==> flow/design.v <==
module wishbonewalker (
    i_clk,
    i_cyc,
    i_stb,
    i_we,
    i_addr,
    i_data,
    o_stall,
    o_ack,
    o_data,
    o_led
);
  input wire i_clk;
  wire unused;
  assign unused = &{1'b0, i_cyc, i_addr, i_data};
  input wire i_cyc, i_stb, i_we;
  input wire i_addr;
  input wire [5:0] i_data;
  output wire o_stall;
  output reg o_ack;
  output wire [5:0] o_data;
  output reg [5:0] o_led;
  reg [3:0] state;
  wire busy;
  initial state = 0;
  initial o_ack = 1'b0;
  always @(posedge i_clk)
    if ((i_stb) && (i_we) && (!o_stall)) state <= 4'h1;
    else if (state >= 4'd11) state <= 4'h0;
    else if (state != 0) state <= state + 1'b1;
  always @(posedge i_clk) o_ack <= (i_stb) && (!o_stall);
  assign o_stall = (busy) && (i_we);
  assign o_data = o_led;
  assign busy = (state != 0);
  always @(*)
    case (state)
      4'h1: o_led = 6'h01;
      4'h2: o_led = 6'h02;
      4'h3: o_led = 6'h04;
      4'h4: o_led = 6'h08;
      4'h5: o_led = 6'h10;
      4'h6: o_led = 6'h20;
      4'h7: o_led = 6'h10;
      4'h8: o_led = 6'h08;
      4'h9: o_led = 6'h04;
      4'ha: o_led = 6'h02;
      4'hb: o_led = 6'h01;
      default: o_led = 6'h00;
    endcase
endmodule
==> Tool chain data of wishbonewalker <==
What the tools print for wishbonewalker, step after step.
Line numbers count from 1 in the design file above.
Cell names lack the library's common part.
{ "setup": {"top_module": "wishbonewalker", "clk_port": "i_clk", "library": "sky130hd", "lib_corner": "tt_025C_1v80"} }

==> Word-level counts <==
Yosys after proc, flatten, opt, wreduce and memory -nomap, before mapping. Memory bits, and registers merged into a memory's read port (data or address), are not among the register bits. Print and check cells are not counted. Equal cells are merged and count once.
Memory sizes are those after Yosys's memory passes, which may raise the word count (mostly to a power of two), join words into wider ones and drop unused or constant bits.
{ "word_totals": {"n_memories": 1, "mem_bits_rw": 0, "clocked_rd_ports_x_width": 0, "reg_bits": 5, "latchBits": 0, "elab_cells": 16, "in_bits": 11, "romBits": 96} }
{ "op_classes": {"eq_ne": 0, "muxes": 2, "reduce_and_logical": 8, "n_mul": 0, "bitwise": 0, "div_mod_pow": 0, "add_sub_neg": 1, "n_shift": 0, "cmp": 1} }
{ "memory_table": {"columns": ["memory", "words", "width", "read_ports", "wr", "line", "source"], "rows": [
  ["(no name shown)", 16, 6, 1, 0, 36, "case (state)"]
]} }
{ "op_table": {"columns": ["cell", "n"], "rows": [
  ["logical AND 1 bit", 4],
  ["adder 4 x 1 -> 4 bit with constant B", 1],
  [">= comparator 4 bit with constant B", 1],
  ["nonzero test 4 bit", 1],
  ["nonzero test 2 bit", 1],
  ["OR reduction 2 bit", 1],
  ["2-to-1 mux 1 bit", 2],
  ["zero test 1 bit", 1]
]} }

==> Depth <==
Yosys ltp: most cells in a row. Word level: on the elaborated netlist, between registers, memories and ports. Mapped: between sequential cells and ports; inverters and the memories' decode and read muxes count.
{ "depth": {"ltp_word": 5, "abc_area": 1, "mapped_depth": 7} }

==> Mapped cells and area <==
The flow's flattened synthesis, as Yosys stat reports it; memories are mapped. The netlist is that of the ABC_AREA named above (0 if unset); the other value can give another one.
{ "synth_totals": {"mapped_cells": 53, "buf_cells": 6, "ffs": 5, "area_um2": 372.9} }
{ "by_type": {"columns": ["cell_type", "n", "area_total_um2"], "rows": [
  ["dfxtp_1", 5, 100.096],
  ["ha_1", 5, 62.56],
  ["buf_4", 6, 45.043],
  ["inv_1", 10, 37.536],
  ["nand3_1", 6, 30.029],
  ["o21ai_0", 4, 20.019],
  ["nand2_1", 5, 18.768],
  ["nor2_1", 5, 18.768],
  ["nor2_2", 2, 12.512],
  ["nor3_1", 2, 10.01],
  ["nand2_2", 1, 6.256],
  ["nand4_1", 1, 6.256],
  ["a21oi_1", 1, 5.005]
]} }

==> Path before layout <==
Path of least setup slack by OpenSTA after synthesis, without wires, with an ideal clock, recovery checks aside; 20% of the period is set as input and as output delay. Where synthesis merged equal registers, the netlist keeps one of their names.
{ "synth_timing": {"kind": "reg-to-output", "start": "reg state[0]", "end": "out o_led[2]", "path_slack_ps": 303, "period_ps": 1910, "required_ps": 1528, "arrival_time_ps": 1225, "path_delay_ps": 1225, "launch_ps": 0, "n_path_buf": 1, "path_stages": 6, "period_less_setup_slack_ps": 1607} }
"path_delay_ps" is the arrival time less input delay plus setup time.
At an output port there is no setup time.
"path_stages" counts driving pins, that of a launching flip-flop among them; a cell with two outputs on the path counts twice.
"period_less_setup_slack_ps" = period - worst setup slack (recovery checks aside). The figure is calculated, with input and output delays left at 20% of the set period.
The rows between start and end are the longest chain of elaborated cells between them; the timing report does not say that the signal goes this way. Where chains are equally long, one stands for them.
Each line given opens the expression or statement behind the cell; cells for indexed reads and writes are added by Yosys, which also makes memories of some case tables.
The chain passes a memory read, where the word-level depth is cut; so it can be longer than that depth.
At most two assigning lines are given for a register; there are more.
{ "synth_between": {"cell_sequence": "dfxtp_1 -> ha_1 -> ha_1 -> inv_1 -> o21ai_0 -> buf_4", "elab_chain_len": 1, "cone_cells": 1, "cone_lines": 1} }
{ "synth_lines": {"columns": ["element", "line", "source"], "rows": [
  ["from (decl)", 23, "reg [3:0] state;"],
  ["from (assign)", 28, "if ((i_stb) && (i_we) && (!o_stall)) state <= 4'h1;"],
  ["from (assign)", 30, "else if (state != 0) state <= state + 1'b1;"],
  ["memory (16 x 6 bit)", 36, "case (state)"],
  ["to (decl)", 22, "output reg [5:0] o_led;"]
]} }
Some nets on the timed path still bear RTL names; the line given drives or declares the net.
{ "synth_nets": {"columns": ["signal", "line"], "rows": [
  ["o_data[2]", 36]
]} }

==> Path in the finished layout <==
From the final timing report of stored run 1: the path of least setup slack in the routed layout; clock arrival at registers is part of the times.
The report prints the path's times to 10 ps; the period is as set.
{ "layout_timing": {"kind": "reg-to-output", "start": "reg state[0]", "end": "out o_stall", "arrival_time_ps": 1220, "path_stages": 7, "n_path_buf": 1, "launch_ps": 250, "period_ps": 1050, "path_slack_ps": -380, "required_ps": 840} }
The rows between start and end are the longest chain of elaborated cells between them; the timing report does not say that the signal goes this way. Where chains are equally long, one stands for them.
At most two assigning lines are given for a register; there are more.
{ "layout_between": {"cell_sequence": "dfxtp_4 -> inv_4 -> ha_4 -> nand2_4 -> inv_4 -> nor2_4 -> buf_6", "elab_chain_len": 2, "cone_cells": 2} }
{ "layout_lines": {"columns": ["element", "line", "source"], "rows": [
  ["from (decl)", 23, "reg [3:0] state;"],
  ["from (assign)", 28, "if ((i_stb) && (i_we) && (!o_stall)) state <= 4'h1;"],
  ["from (assign)", 30, "else if (state != 0) state <= state + 1'b1;"],
  ["nonzero test 4 bit", 34, "assign busy = (state != 0);"],
  ["logical AND 1 bit", 32, "assign o_stall = (busy) && (i_we);"],
  ["to (decl)", 19, "output wire o_stall;"]
]} }

Add stored flow runs of wishbonewalker

2 stored runs of wishbonewalker in the flow (synthesis by Yosys, layout by OpenROAD, sky130hd cells), in arbitrary order. Constraints: input delay and output delay 20% of the set period each, output load 0.01 pF.
By "achieved_period_ps" is meant the clock period of the run minus its worst setup slack. This is arithmetic on one report: input and output delays are still those of the set period (20% each).
"worst_setup_path_time_ps": the worst setup path's part of the clock period (all of it between registers, 20% less for each end at a port) less its slack. A launch clock that arrives late makes it longer, a capture clock that arrives late makes it shorter.
"worst_setup_path_time_ps" is known to 10 ps.

Stored run 1
==> flow/run.sh <==
#!/bin/bash
# the make line also repeats the synthesis and layout settings of config.mk as NAME=value (left out here)
make -C /OpenROAD-flow-scripts/flow DESIGN_CONFIG=/design/flow/config.mk WORK_HOME=/design/flow/orfs CLKGATE_MAP_FILE= finish
==> flow/config.mk <==
export PLATFORM = sky130hd
export DESIGN_NAME = wishbonewalker
export DESIGN_NICKNAME = wishbonewalker
export VERILOG_FILES = /design/flow/design.v
export SDC_FILE = /design/flow/constraint.sdc
export NUM_CORES = 4
export LEC_CHECK = 0
export ABC_AREA = 1
export CAP_MARGIN = 0
export CELL_PAD_IN_SITES_DETAIL_PLACEMENT = 1
export CELL_PAD_IN_SITES_GLOBAL_PLACEMENT = 0
export CORE_MARGIN = 2
export CORE_UTILIZATION = 26
export CTS_CLUSTER_SIZE = 70
export GPL_TIMING_DRIVEN = 1
export MIN_ROUTING_LAYER = met2
export PLACE_DENSITY_LB_ADDON = 0.11
export SETUP_SLACK_MARGIN = 0.25
export SLEW_MARGIN = 20
==> flow/constraint.sdc <==
create_clock -name core_clock -period 1.05 [get_ports {i_clk}]
set_input_delay 0.2100 -clock core_clock [delete_from_list [all_inputs] [get_ports {i_clk}]]
set_output_delay 0.2100 -clock core_clock [all_outputs]
set_load 0.01 [all_outputs]

==> results of stored run 1, as JSON <==
{
  "worst_setup_path_time_ps": 1220,
  "critical_path_kind": "reg-to-output",
  "synth_area_um2": 372.9,
  "timing.setup.ws_ps": -375,
  "total_die_area_um2": 1753.1,
  "ws_hold_ps": 600,
  "achieved_period_ps": 1425,
  "finalUtil_pct": 64.2
}

Stored run 2
==> flow/run.sh <==
#!/bin/bash
# the make line also repeats the synthesis and layout settings of config.mk as NAME=value (left out here)
make -C /OpenROAD-flow-scripts/flow DESIGN_CONFIG=/design/flow/config.mk WORK_HOME=/design/flow/orfs CLKGATE_MAP_FILE= finish
==> flow/config.mk <==
export PLATFORM = sky130hd
export DESIGN_NAME = wishbonewalker
export DESIGN_NICKNAME = wishbonewalker
export VERILOG_FILES = /design/flow/design.v
export SDC_FILE = /design/flow/constraint.sdc
export NUM_CORES = 4
export LEC_CHECK = 0
export CAP_MARGIN = 30
export CORE_MARGIN = 7
export CORE_UTILIZATION = 64
export GPL_ROUTABILITY_DRIVEN = 0
export MIN_ROUTING_LAYER = met1
export PLACE_DENSITY = 0.65
export SETUP_SLACK_MARGIN = 0.43
export SLEW_MARGIN = 40
==> flow/constraint.sdc <==
create_clock -name core_clock -period 2.28 [get_ports {i_clk}]
set_input_delay 0.4560 -clock core_clock [delete_from_list [all_inputs] [get_ports {i_clk}]]
set_output_delay 0.4560 -clock core_clock [all_outputs]
set_load 0.01 [all_outputs]

==> results of stored run 2, as JSON <==
{
  "outcome": "stopped before the end: floorplanning reported PDN-0185"
}
