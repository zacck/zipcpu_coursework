==> flow/design.v <==
module chgdetector(
	i_clk,
	i_data,
	o_stb,
	o_data,
	i_busy); 
 input wire i_clk; 
 input wire [31:0] i_data; 
 input wire i_busy;
 output reg o_stb; 
 output reg [31:0] o_data; 
 initial {o_stb, o_data} = 0;
 always @(posedge i_clk) 
	 if(!i_busy) 
	 begin 
		o_stb <= 0; 
		if(o_data != i_data)
		begin
			o_stb <= 1'b1; 
			o_data <= i_data;
		end
	end
endmodule
module counter(i_clk,
	i_rst,
	i_event,
	o_counter);
 input wire  i_clk, i_event, i_rst; 
 output reg  [31:0] o_counter;
 initial o_counter = 0;
 always @(posedge i_clk)
	 if(i_rst)
		 o_counter <= 0;
	 else if(i_event)
		 o_counter <= o_counter + 1'b1;
endmodule
`default_nettype none
module uartport (
    i_clk,
    i_wr,
    i_data,
    o_uart_tx,
    o_busy
);
  output wire o_uart_tx;
  output reg o_busy;
  input wire i_wr;
  input wire i_clk;
  input wire [7:0] i_data;
  localparam [3:0] START_BIT = 4'h0,
          BIT_ZERO       = 4'h1,
          BIT_ONE        = 4'h2,
          BIT_TWO        = 4'h3,
          BIT_THREE      = 4'h4,
          BIT_FOUR       = 4'h5,
          BIT_FIVE       = 4'h6,
          BIT_SIX        = 4'h7,
          BIT_SEVEN      = 4'h8,
          LAST_BIT = 4'h8, IDLE_BIT = 4'ha;
  reg [8:0] lcl_data;
  reg [23:0] counter;
  reg baud_stb;
  reg [3:0] state;
  parameter [23:0] CLOCKS_PER_BAUD = 24'd8680;
  initial {o_busy, state} = {1'b0, IDLE_BIT};
  always @(posedge i_clk)
    if ((i_wr) && (!o_busy))
      {o_busy, state} <= {
        1'b1, START_BIT
      };
    else if (baud_stb) begin
      if (state == IDLE_BIT)
        {o_busy, state} <= {
          1'b0, IDLE_BIT
        };
      else if (state < LAST_BIT) begin
        o_busy <= 1'b1;
        state  <= state + 1'b1;
      end else
        {o_busy, state} <= {
          1'b1, IDLE_BIT
        };
    end
  initial lcl_data = 9'h1ff;
  always @(posedge i_clk)
    if ((i_wr) && (!o_busy)) lcl_data <= {i_data, 1'b0};
    else if (baud_stb) lcl_data <= {1'b1, lcl_data[8:1]};
  assign o_uart_tx = lcl_data[0];
  initial baud_stb = 1'b1;
  initial counter = 0;
  always @(posedge i_clk)
    if ((i_wr) && (!o_busy)) begin
      counter  <= CLOCKS_PER_BAUD - 1;
      baud_stb <= 1'b0;
    end else if (!baud_stb) begin
      baud_stb <= (counter == 24'h01);
      counter  <= counter - 1'b1;
    end else if (state != IDLE_BIT) begin
      counter  <= CLOCKS_PER_BAUD - 1'b1;
      baud_stb <= 1'b0;
    end
endmodule
`default_nettype none
module txdata(
	i_clk,
	i_reset,
	i_stb, 
	i_data, 
	o_busy, 
	o_uart_tx);
	parameter UART_SETUP = 868;
	input wire i_clk, i_stb, i_reset;
	input wire [31:0] i_data;
	output wire o_uart_tx;
	output wire o_busy;
	reg [3:0] state; 
	reg tx_stb; 
	wire tx_busy;
	initial tx_stb = 1'b0;
	initial state = 4'h0;
	assign o_busy = (state != 4'h0);
	always @(posedge i_clk)
		if(i_reset)
		begin 
			state  <= 4'h0;
			tx_stb <= 1'b0;
		end else if(!o_busy)
		begin
			if(i_stb)
			begin
				state <= 1;
				tx_stb <= 1;
			end
		end else if((tx_stb) && (!tx_busy))
		begin
			state <= state + 1'b1;
			if (state >= 4'hc)
			begin
				tx_stb <= 1'b0;
				state <= 4'h0;
			end  
		end
	reg [31:0] my_data_copy;
	initial my_data_copy = 0;
	always @(posedge i_clk)
		if(!o_busy)
			my_data_copy <= i_data; 
		else if ((!tx_busy) && (state > 4'h1))
			my_data_copy <= {i_data[27:0], 4'h0};
	reg [7:0] hex, tx_data;
	always @(posedge i_clk)
		case(my_data_copy[31:28])
			4'h0: hex <= "0"; 
			4'h1: hex <= "1";
			4'h2: hex <= "2";
			4'h3: hex <= "3";
			4'h4: hex <= "4";
			4'h5: hex <= "5";
			4'h6: hex <= "6"; 
			4'h7: hex <= "7";
			4'h8: hex <= "8"; 
			4'h9: hex <= "9"; 
			4'ha: hex <= "a"; 
			4'hb: hex <= "b";
			4'hc: hex <= "c"; 
			4'hd: hex <= "d";
			4'he: hex <= "e";
			4'hf: hex <= "f";
			default: begin end 
		endcase
	always @(posedge i_clk)
		if(!tx_busy)
			case(state)
				4'h1: tx_data <= "0";
				4'h2: tx_data <= "x"; 
				4'h3: tx_data <= hex; 
				4'h4: tx_data <= hex;
				4'h5: tx_data <= hex; 
				4'h6: tx_data <= hex; 
				4'h7: tx_data <= hex; 
				4'h8: tx_data <= hex; 
				4'h9: tx_data <= hex; 
				4'ha: tx_data <= hex; 
				4'hb: tx_data <= "\r"; 
				4'hc: tx_data <= "\n";
				default tx_data <= "Q";
			endcase
	uartport #(UART_SETUP[23:0]) 
		txdatauart(i_clk, tx_stb, tx_data, o_uart_tx, tx_busy);
endmodule
`default_nettype none
module top(i_clk,
	i_event,
	o_uart_tx);
	parameter CLOCK_RATE_HZ = 12_000_000; 
	parameter BAUD_RATE = 115_200; 
	input wire i_clk, i_event; 
	output wire o_uart_tx; 
	parameter UART_SETUP = (CLOCK_RATE_HZ /BAUD_RATE);
	wire  [31:0] counterv, tx_data;
	wire  tx_busy, tx_stb; 
	counter topcounter(i_clk, 1'b0, i_event, counterv); 
	chgdetector topdiffer(i_clk, counterv, tx_stb, tx_data, tx_busy);
	txdata #(UART_SETUP)
		topworder(i_clk, 1'b0, tx_stb, tx_data, tx_busy, o_uart_tx);
endmodule
# == Reports on top ==
# Tool output for the design above, in the order of the flow.
# Lines are those of the file above, counted from 1.
# Operators carry their Yosys type and port widths (W data, S select, Z words).
# Cell names lack the library's common part.
# The mark - stands for no value.
# inputs
top,top
clock,i_clk
cell_library,sky130hd
corner,tt_025C_1v80

# == Word-level counts ==
# Yosys after proc, flatten, opt, wreduce and memory -nomap, before mapping. Memory bits, and registers merged into a memory's read port (data or address), are not among the register bits. Print and check cells are not counted. Equal cells are merged and count once.
# Yosys's memory passes give these memory sizes; they may raise the number of words (mostly to a power of two), join words into wider ones and drop unused or constant bits.
# word_totals
register_bits,157
latch_bits,0
mem_bits_rw,0
romBits,96
clocked_rd_ports_x_width,6
n_memories,1
output_inout_bits,1
# op_classes
add_sub_neg,4
n_mul,0
n_div,0
cmp,3
equal,20
shift,0
muxes,21
bitwise,1
reduce_logical,10
# memory_table
memory,words,width,read_ports,wr,line_no,rtl
(no name shown),16,6,1,0,152,case(my_data_copy[31:28])
# op_table
cell,count
$mux W32,2
$mux W24,2
$pmux W8 S5,1
$add A32 B1 Y32 const B,1
$ne A32 B32 Y1,1
$sub A24 B1 Y24 const B,1
$eq A24 B1 Y1 const B,1
$eq A4 B4 Y1 const B,6
$mux W4,6
$mux W9,2
$eq A4 B3 Y1 const B,4
$add A4 B1 Y4 const B,2
$eq A4 B2 Y1 const B,2
$reduce_or A8 Y1,1
$mux W1,8
$ne A2 B1 Y1 const B,3
$reduce_and A2 Y1,2
$reduce_bool A2 Y1,2
$gt A4 B1 Y1 const B,1
$eq A4 B1 Y1 const B,1
$ge A4 B4 Y1 const B,1
$lt A4 B4 Y1 const B,1
$ne A4 B4 Y1 const B,1
$reduce_bool A4 Y1,1
$reduce_and A3 Y1,1
$logic_and A1 B1 Y1,2
$ne A2 B2 Y1 const B,1
$not A1 Y1,1
$logic_not A1 Y1,1

# == Longest topological paths ==
# Longest topological path by Yosys (ltp), each cell counted once; first at word level (registers and memories cut), then after technology mapping (sequential cells cut; the memories' decode and read muxes count).
# depth
word_depth,4
ABC_AREA,0
ltp_mapped,7
depth_no_buf,6

# == After synthesis ==
# Source: synth_stat.txt of the flow (Yosys; design flattened, memories mapped). It holds for the ABC_AREA given above (unset counts as 0); a run with the other value may have another netlist.
# The area totals of this step are shown rounded.
# types
cell,count,type_area_um2
edfxtp_1,89,2.67E+03
dfxtp_1,37,740.71
xnor2_1,57,499.229
nand2_1,54,202.694
ha_1,11,137.632
nand4_1,18,112.608
o21ai_0,22,110.106
nand3_1,19,95.091
a21oi_1,16,80.077
nor2_1,20,75.072
xor2_1,8,70.067
inv_1,18,67.565
nor4_1,10,62.56
or3_1,10,62.56
o311ai_0,7,61.309
clkbuf_1,14,52.55
o41ai_1,6,52.55
mux2i_1,5,50.048
# Not listed: further types 30, cells in them 71.
# synth_totals
cells,492
mapped_area_um2,5750
ffs,126
# By module: a second synthesis without flattening, with its own total; a netlist apart from the flattened one above.
# hier_totals
cells_unflattened,586
area_unflattened_um2,6000
# Each row is one instance without its submodules.
# modules
mod,n_inst,cells,mod_area_um2
uartport #(CLOCKS_PER_BAUD=104),1,201,1850
counter,1,181,1560
chgdetector,1,78,1350
txdata #(UART_SETUP=104),1,125,1240
top,1,1,3.8

# == Path before layout ==
# Source: OpenSTA report_checks on the synthesized netlist (no wires, ideal clock, input and output delay 20% of the period each), path of least setup slack; recovery checks are left aside. Register names are those of the netlist, which keeps one name where synthesis merged equal registers.
# synth_path
kind,reg-to-reg
startpoint,register topworder.state[0]
endpoint,register topdiffer.o_data[0]
clock_period_ps,6260
setup_time_ps,432
t_arrival_ps,2586
required_ps,5828
setup_slack_ps,3242
delay_ps,3018
path_stages,5
path_buffers,0
synth_period_reached_ps,3018
# "delay_ps" = arrival - input delay + setup time.
# "path_stages" counts driving pins, that of a launching flip-flop among them; a cell with two outputs on the path counts twice.
# "synth_period_reached_ps" = period - worst setup slack (recovery checks aside). The figure is calculated, with input and output delays left at 20% of the set period.
# The rows between start and end are the longest chain of elaborated cells between them; the timing report does not say that the signal goes this way. Where chains are equally long, one stands for them.
# Each line given opens the expression or statement behind the cell; cells for indexed reads and writes are added by Yosys, which also makes memories of some case tables.
# A register here has more assigning lines than the two given.
# synth_via
cell_sequence,edfxtp_1 -> inv_1 -> ha_1 -> nand2_1 -> a21oi_1
elab_chain_cells,3
# synth_lines
item,line_no,rtl
start: declaration,116,reg [3:0] state;
start: assignment,125,state <= 4'h0;
start: assignment,136,state <= state + 1'b1;
$reduce_bool A4 Y1,121,assign o_busy = (state != 4'h0);
$not A1 Y1,-,
$reduce_and A2 Y1,-,
end: assignment,20,o_data <= i_data;
end: declaration,11,output reg [31:0] o_data;

# == Timing after layout ==
# From the final timing report of flow run A: the path of least setup slack in the routed layout; clock arrival at registers is part of the times.
# The report prints the path's times to 10 ps; the period is as set.
# layout_path
kind,reg-to-reg
startpoint,register topworder.txdatauart.counter[11]
endpoint,register topworder.txdatauart.counter[22]
clock_period_ps,3230
setup_time_ps,110
t_arrival_ps,2710
required_ps,3530
setup_slack_ps,810
path_stages,5
path_buffers,0
# The rows between start and end are the longest chain of elaborated cells between them; the timing report does not say that the signal goes this way. Where chains are equally long, one stands for them.
# A register here has more assigning lines than the two given.
# layout_via
cell_sequence,dfxtp_1 -> or4_1 -> or4_4 -> or4_1 -> a32o_1
elab_chain_cells,2
# layout_lines
item,line_no,rtl
start: declaration,61,reg [23:0] counter;
start: assignment,93,counter  <= CLOCKS_PER_BAUD - 1;
start: assignment,97,counter  <= counter - 1'b1;
$sub A24 B1 Y24,97,
$mux W24,95,end else if (!baud_stb) begin
end: assignment,93,
end: assignment,97,
end: declaration,61,

# top through Yosys and OpenROAD on sky130hd: 2 stored runs, unordered, with their settings and measured results. The constraints put input and output delay at 20% of the set period each and load the outputs with 0.01 pF.
# "achievedPeriod_ps" = clock period - worst setup slack. The figure is calculated, with input and output delays left at 20% of the set period.
# "timing.worst_path_ps": the worst setup path's part of the clock period (all of it between registers, 20% less for each end at a port) less its slack. A launch clock that arrives late makes it longer, a capture clock that arrives late makes it shorter.
# "totalPower_uw" rests on the timing tool's default activity at the inputs, not on a simulated workload.
# "timing.worst_path_ps" is known to 10 ps.
# The measured numbers are rounded.
# Settings: . = not set for that run.
item,flow run A,flow run B
period_ns,3.23,3.82
SETUP_SLACK_MARGIN,0.49,0.32
CAP_MARGIN,20,20
CORE_MARGIN,2,10
CORE_UTILIZATION,40,17
SLEW_MARGIN,20,20
CORE_ASPECT_RATIO,.,1.56
CELL_PAD_IN_SITES_GLOBAL_PLACEMENT,.,1
CELL_PAD_IN_SITES_DETAIL_PLACEMENT,.,1
TNS_END_PERCENT,.,30
ABC_AREA,.,0
GPL_TIMING_DRIVEN,.,0
MAX_ROUTING_LAYER,.,met4
hold_worst_slack_ps,468,452
finish.stdcell_area_um2,6570,6950
tns_ps,0,0
totalPower_uw,3730,3130
worst_setup_slack_ps,812,1230
design.die.area_um2,15400,41800
post_route_util_pct,47.0,20.7
achievedPeriod_ps,2418,2587
synthesis_area_um2,5750,5750
timing.worst_path_ps,2420,2590
worstPathKind,reg-to-reg,reg-to-reg
